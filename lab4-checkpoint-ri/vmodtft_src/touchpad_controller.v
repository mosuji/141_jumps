==> flow/design.v <==
module averager(
	cclk, rstb, ena,
	raw,
	averaged
);
parameter N = 8;
parameter M = 2;
input cclk, rstb, ena;
input  [(N-1):0] raw;
output reg [(N-1):0] averaged;
reg [(N+M-1):0] sum;
reg [M-1:0] counter;
always @(posedge cclk) begin
	if(~rstb) begin
		sum <= 0;
		counter <= 0;
		averaged <= 0;
	end
	else begin
		if(ena) begin
			sum <= sum + raw;
			counter <= counter + 1;
			if(counter == 0) begin
				averaged <= sum >> M;
				sum <= 0;
			end
		end
	end
end
endmodule
`timescale 1ns / 1ps
`default_nettype none
module touchpad_controller(
	input wire cclk, rstb,
	input wire touch_busy,data_in,
	output reg touch_clk, data_out,
	output reg touch_csb,
	output reg [8:0] x,y,z
);
reg [4:0] clk_div_counter;
reg [1:0] channel;
reg touch_tx_done, touch_rx_done;
reg [11:0] x_raw, y_raw, z_raw, incoming_data;
wire [8:0] x_filtered, y_filtered, z_filtered;
wire [8:0] x_prefilter, y_prefilter, z_prefilter;
wire x_raw_changed, y_raw_changed, z_raw_changed;
wire [11:0] x_adj;
wire [11:0] y_adj;
wire [11:0] x_scaled, y_scaled;
reg [8:0] state, tx_count, rx_count;
assign x_raw_changed = (state == 5) & (channel == 2'b00) & &channel_switch_count;
assign y_raw_changed = (state == 5) & (channel == 2'b01) & &channel_switch_count;
assign z_raw_changed = (state == 5) & (channel == 2'b10) & &channel_switch_count;
assign x_adj = (x_raw > 12'h096) ? x_raw - 12'h096 : 12'h0;
assign y_adj = (y_raw > 12'h12C) ? y_raw - 12'h12C : 12'h0;
assign x_scaled = (x_adj>>3);
assign y_scaled = (y_adj>>4) + (y_adj>>6);
assign x_prefilter = (x_scaled[8:0] > 9'd479) ? 9'd479 : x_scaled[8:0];
assign y_prefilter = (y_scaled[8:0] > 9'd272) ? 9'd272 : y_scaled[8:0];
assign z_prefilter = z_raw[11:3];
averager #(.N(9), .M(8)) FILTER_X (.raw(x_prefilter), .averaged(x_filtered), .ena(x_raw_changed), .cclk(cclk), .rstb(rstb));
averager #(.N(9), .M(8)) FILTER_Y (.raw(y_prefilter), .averaged(y_filtered), .ena(y_raw_changed), .cclk(cclk), .rstb(rstb));
averager #(.N(9), .M(8)) FILTER_Z (.raw(z_prefilter), .averaged(z_filtered), .ena(z_raw_changed), .cclk(cclk), .rstb(rstb));
always @(*) begin
	x = x_filtered;
	y = y_filtered;
end
wire [7:0] tx_message;
assign tx_message[0] = 1'b1;  
assign tx_message[1] = (channel == 2'b00);  
assign tx_message[2] = (channel == 2'b10);  
assign tx_message[3] = 1'b1;  
assign tx_message[4] = 1'b0;
assign tx_message[5] = 1'b0;
assign tx_message[6] = 1'b1;
assign tx_message[7] = 1'b1;
reg [2:0] channel_switch_count;
always @(posedge cclk) begin
	if(~rstb) begin
		clk_div_counter <= 0;
		channel <= 2'b00;
		touch_tx_done <= 0;
		touch_rx_done <= 0;
		x_raw <= 0;
		y_raw <= 0;
		z_raw <= 0;
		incoming_data <= 0;
		touch_clk <= 0;
		state <= 0;
		tx_count <= 0;
		rx_count <= 0;
		data_out <= 0;
		channel_switch_count <= 0;
		touch_csb <= 1;
	end
	else begin
		touch_csb <= 0;
		if(clk_div_counter != (25-1)) begin
			clk_div_counter <= clk_div_counter + 6'd1;
		end
		else begin
			clk_div_counter <= 0;
			touch_clk <= ~touch_clk;
			if(touch_clk) begin   
				if((state == 2) && (tx_count <= 9'd7)) begin
					tx_count <= tx_count + 1;
					data_out <= tx_message[tx_count];
				end
				else begin
					tx_count <= 0;
					data_out <= 0;
				end
				case (state)
					0   : state <= 2;
					2   : state <= (tx_count <= 9'd7 ) ? 2 : 4;
				endcase
			end
			if(~touch_clk) begin  
				if(state == 4) begin
					if(~touch_busy) begin
						rx_count <= rx_count + 1;
						incoming_data[11-rx_count] <= data_in;
					end
				end
				else begin
					rx_count <= 0;
				end
				if(state == 5) begin
					channel_switch_count <= channel_switch_count + 3'd1;
					if(&channel_switch_count) begin
						case(channel)
							2'b00 : x_raw <= incoming_data;
							2'b01 : y_raw <= incoming_data;
							2'b10 : z_raw <= incoming_data;
						endcase
						case(channel)
							2'b00 : channel <= 2'b01;
							2'b01 : channel <= 2'b10;
							default       : channel <= 2'b00;
						endcase 
					end
				end
				case (state)
					4   : state <= (rx_count <= 11) ? 4 : 5;
					5 : state <= 0;
				endcase
			end
		end
	end
end
endmodule
`default_nettype wire
Reports on touchpad_controller
What the tools print for touchpad_controller, step after step.
Lines are those of the file above, counted from 1.
Library cell names are shortened.
The mark -- stands for no value.

inputs
  design top = touchpad_controller
  clock = cclk
  cell library = sky130hd
  corner = tt_025C_1v80

Word-level counts
Yosys after proc, flatten, opt, wreduce and memory -nomap, before mapping. Memory bits, and registers merged into a memory's read port (data or address), are not among the register bits. Print and check cells are not counted. Equal cells are merged and count once.

cells by class
  $add $sub $neg = 13
  order comparisons = 6
  equality and inequality tests = 7
  shift operators = 3
  mux-type cells = 18
  bitwise gates (word level) = 10
  reductions and logical operators = 16

operator list
  kind                                             number
  2-to-1 mux 9 bit                                 7
  case mux 9 bit (select 2 bit)                    2
  adder 17 x 9 -> 17 bit                           2
  2-to-1 mux 17 bit                                2
  variable shift 1 x 33 -> 12 bit                  1
  variable shift 1 x 33 -> 12 bit with constant A  1
  negation 32 -> 33 bit                            1
  2-to-1 mux 12 bit                                2
  adder 9 x 1 -> 9 bit with constant B             2
  equality test 9 x 3 -> 1 bit with constant B     2
  > comparator 9 bit with constant B               2
  adder 8 x 1 -> 8 bit with constant B             2
  logical NOT 8 bit                                2
  AND reduction 7 bit                              2
  AND 12 bit                                       1
  bitwise OR 12 bit                                1
  subtractor 12 x 8 -> 12 bit with constant B      1
  > comparator 12 x 8 -> 1 bit with constant B     1
  subtractor 12 x 9 -> 12 bit with constant B      1
  > comparator 12 x 9 -> 1 bit with constant B     1
  inverter 12 bit                                  1
  subtractor 4 x 9 -> 10 bit with constant A       1
  AND reduction 3 bit                              3
  adder 8 x 6 -> 9 bit                             1
  variable part select 8 x 9 -> 1 bit              1
  equality test 9 x 2 -> 1 bit with constant B     1
  <= comparator 9 x 3 -> 1 bit with constant B     1
  <= comparator 9 x 4 -> 1 bit with constant B     1

Not listed: further kinds 17, cells in them 27.

storage and ports
  register bits after elaboration = 144

Depth
Yosys ltp: most cells in a row. Word level: on the elaborated netlist, between registers, memories and ports. Mapped: between sequential cells and ports; inverters and the memories' decode and read muxes count.

depth
  depth in word-level cells = 7
  ABC_AREA = 0
  gate-level depth with buffers = 24
  depth with buffers taken out = 24

Netlist
Source: synth_stat.txt of the flow (Yosys; design flattened, memories mapped). It holds for the ABC_AREA given above (unset counts as 0); a run with the other value may have another netlist.
Totals and module areas in this step are rounded.

cell types
  cell      number  area in all (µm²)
  dfxtp_1   140     2.8E+03
  ha_1      45      563.04
  nor2_1    141     529.258
  xor2_1    51      446.678
  mux2i_1   43      430.413
  nand2_1   78      292.781
  a21oi_1   51      255.245
  nand3_1   46      230.221
  xnor2_1   21      183.926
  o21ai_0   31      155.149
  and3_1    17      106.352
  inv_1     25      93.84
  a22oi_1   11      82.579
  nand4_1   13      81.328
  nor2b_1   13      81.328
  buf_4     10      75.072
  nor3_1    14      70.067
  clkbuf_1  18      67.565

Other cell types: 49; their cells: 139.

mapped netlist
  mapped cells = 907
  synthesis area = 7700 µm²
  sequential part of the area = 2800 µm²
  flip-flops = 140
  buffers = 41

The figures by module come from a second, unflattened synthesis with its own total; it is not the netlist above.

unflattened totals
  cells (unflattened synthesis) = 917
  area total of the unflattened synthesis = 8000 µm²

Rows give one instance, submodules left out.

modules
  module               times used  cells  area (µm²)  seq. area (µm²)
  touchpad_controller  1           533    4400        1400
  averager             2           192    1800        680

Path before layout
Source: OpenSTA report_checks on the synthesized netlist (no wires, ideal clock, input and output delay 20% of the period each), path of least setup slack; recovery checks are left aside. Register names are those of the netlist, which keeps one name where synthesis merged equal registers.

timing path after synthesis
  path kind = reg2reg
  start point = register y_raw[3]
  end point = register FILTER_Y.sum[13]
  period = 7180 ps
  setup time = 122 ps
  launch time at the first pin = 0 ps
  arrival = 4357 ps
  data required time = 7058 ps
  setup slack = 2700 ps
  delay of the path = 4479 ps
  driving pins on the path = 22
  path buffers = 0
  period reached after synthesis = 4480 ps

"delay of the path" = arrival - input delay + setup time.
"driving pins on the path" counts driving pins, that of a launching flip-flop among them; a cell with two outputs on the path counts twice.
"period reached after synthesis" = period - worst setup slack (recovery checks aside). The figure is calculated, with input and output delays left at 20% of the set period.
The rows between start and end are the longest chain of elaborated cells between them; the timing report does not say that the signal goes this way. Where chains are equally long, one stands for them.
Each line given opens the expression or statement behind the cell; cells for indexed reads and writes are added by Yosys, which also makes memories of some case tables.
At most two assigning lines are given for a register; there are more.

on the way, after synthesis
  path through = dfxtp_1 > a21o_1 > a211o_1 > and2_0 > or2_2 > inv_1 > ha_1 > a21o_1 > a21o_1 > a211oi_1 > o21ai_0 > xor2_1 > a31oi_1 > nor2_1 > ha_1 > a21o_1 > a21oi_1 > o21bai_1 > a2111o_1 > nand4_1 > xor2_1 > nor2_1
  cells in the longest elaborated chain = 7
  elaborated cells on any way between the ends = 8
  classes of those cells = 3 x add/sub; 2 x compare; 3 x mux

RTL lines, path after synthesis
  element                      RTL line  RTL
  from (decl)                  43        reg [11:0] x_raw, y_raw, z_raw, incoming_data;
  from (assign)                85        y_raw <= 0;
  from (assign)                133       2'b01 : y_raw <= incoming_data;
  subtractor 12 x 9 -> 12 bit  55        assign y_adj = (y_raw > 12'h12C) ? y_raw - 12'h12C : 12'h0;
  2-to-1 mux 12 bit            55
  adder 8 x 6 -> 9 bit         57        assign y_scaled = (y_adj>>4) + (y_adj>>6);
  > comparator 9 bit           59        assign y_prefilter = (y_scaled[8:0] > 9'd272) ? 9'd272 : y_scaled[8:0];
  2-to-1 mux 9 bit             59
  adder 17 x 9 -> 17 bit       21        sum <= sum + raw;
  2-to-1 mux 17 bit            23        if(counter == 0) begin
  to (assign)                  21
  to (assign)                  25        sum <= 0;
  to (decl)                    11        reg [(N+M-1):0] sum;

Worst path after layout
From the final timing report of run 2: the path of least setup slack in the routed layout; clock arrival at registers is part of the times.
The report prints the path's times to 10 ps; the period is as set.

timing path post-layout
  path kind = reg2reg
  start point = register y_raw[3]
  end point = register FILTER_Y.sum[9]
  period = 4460 ps
  setup time = 120 ps
  launch time at the first pin = 420 ps
  arrival = 4940 ps
  data required time = 4760 ps
  setup slack = -180 ps
  driving pins on the path = 22
  path buffers = 3

The rows between start and end are the longest chain of elaborated cells between them; the timing report does not say that the signal goes this way. Where chains are equally long, one stands for them.
At most two assigning lines are given for a register; there are more.

on the way, post-layout
  path through = dfxtp_2 > a21o_1 > a211o_1 > buf_4 > and2_4 > buf_6 > o31ai_4 > inv_2 > ha_4 > o21ai_2 > or2_4 > a211oi_4 > a31oi_4 > buf_6 > nor3_4 > ha_4 > a21oi_4 > o21bai_4 > a2111o_1 > nand3_1 > xor2_1 > nor2_1
  cells in the longest elaborated chain = 7
  elaborated cells on any way between the ends = 8
  classes of those cells = 3 x add/sub; 2 x compare; 3 x mux

RTL lines, path post-layout
  element                      RTL line  RTL
  from (decl)                  43        reg [11:0] x_raw, y_raw, z_raw, incoming_data;
  from (assign)                85        y_raw <= 0;
  from (assign)                133       2'b01 : y_raw <= incoming_data;
  subtractor 12 x 9 -> 12 bit  55        assign y_adj = (y_raw > 12'h12C) ? y_raw - 12'h12C : 12'h0;
  2-to-1 mux 12 bit            55
  adder 8 x 6 -> 9 bit         57        assign y_scaled = (y_adj>>4) + (y_adj>>6);
  > comparator 9 bit           59        assign y_prefilter = (y_scaled[8:0] > 9'd272) ? 9'd272 : y_scaled[8:0];
  2-to-1 mux 9 bit             59
  adder 17 x 9 -> 17 bit       21        sum <= sum + raw;
  2-to-1 mux 17 bit            23        if(counter == 0) begin
  to (assign)                  21
  to (assign)                  25        sum <= 0;
  to (decl)                    11        reg [(N+M-1):0] sum;

# Flow runs of touchpad_controller

Top module touchpad_controller; platform sky130hd; tools Yosys and OpenROAD; 2 stored runs in no particular order. Input and output delays are each 20% of the period that was set; the output load is 0.01 pF.
"time used up by the worst setup path" means the part of the period allowed to the worst setup path (the constraints hold back 20% at inputs and 20% at outputs) less its slack; where the path has registers, the arrival times of their clocks count too.
"total power after layout" is the tool's figure for a default switching activity; nothing was simulated.
"time used up by the worst setup path" is given in steps of 10 ps.
Measured values are rounded.
Among the settings, - means not set for that run.
Among the results, - means that no value is shown for the run.

setting or result                             run 1  run 2
period_ns                                     3.28   4.46
CORE_UTILIZATION                              71     65
SETUP_SLACK_MARGIN                            0.9    -
PLACE_DENSITY_LB_ADDON                        0.02   -
CORE_ASPECT_RATIO                             0.86   -
GPL_TIMING_DRIVEN                             0      -
CTS_CLUSTER_SIZE                              34     -
CTS_CLUSTER_DIAMETER                          93     -
CAP_MARGIN                                    30     20
SLEW_MARGIN                                   35     20
MAX_ROUTING_LAYER                             met4   -
CORE_MARGIN                                   2      2
area of the die (µm²)                         -      13000
utilization of the finished layout (%)        -      80
total power after layout (mW)                 -      2.7
netlist area reported by Yosys (µm²)          -      7700
worst setup slack after layout (ps)           -      -180
time used up by the worst setup path (ps)     -      4640
worst setup path type                         -      reg2reg
summed negative setup slack (ps)              -      -1000
standard-cell area of the final layout (µm²)  -      9200

Run 1: unfinished; error GRT-0232 in routing
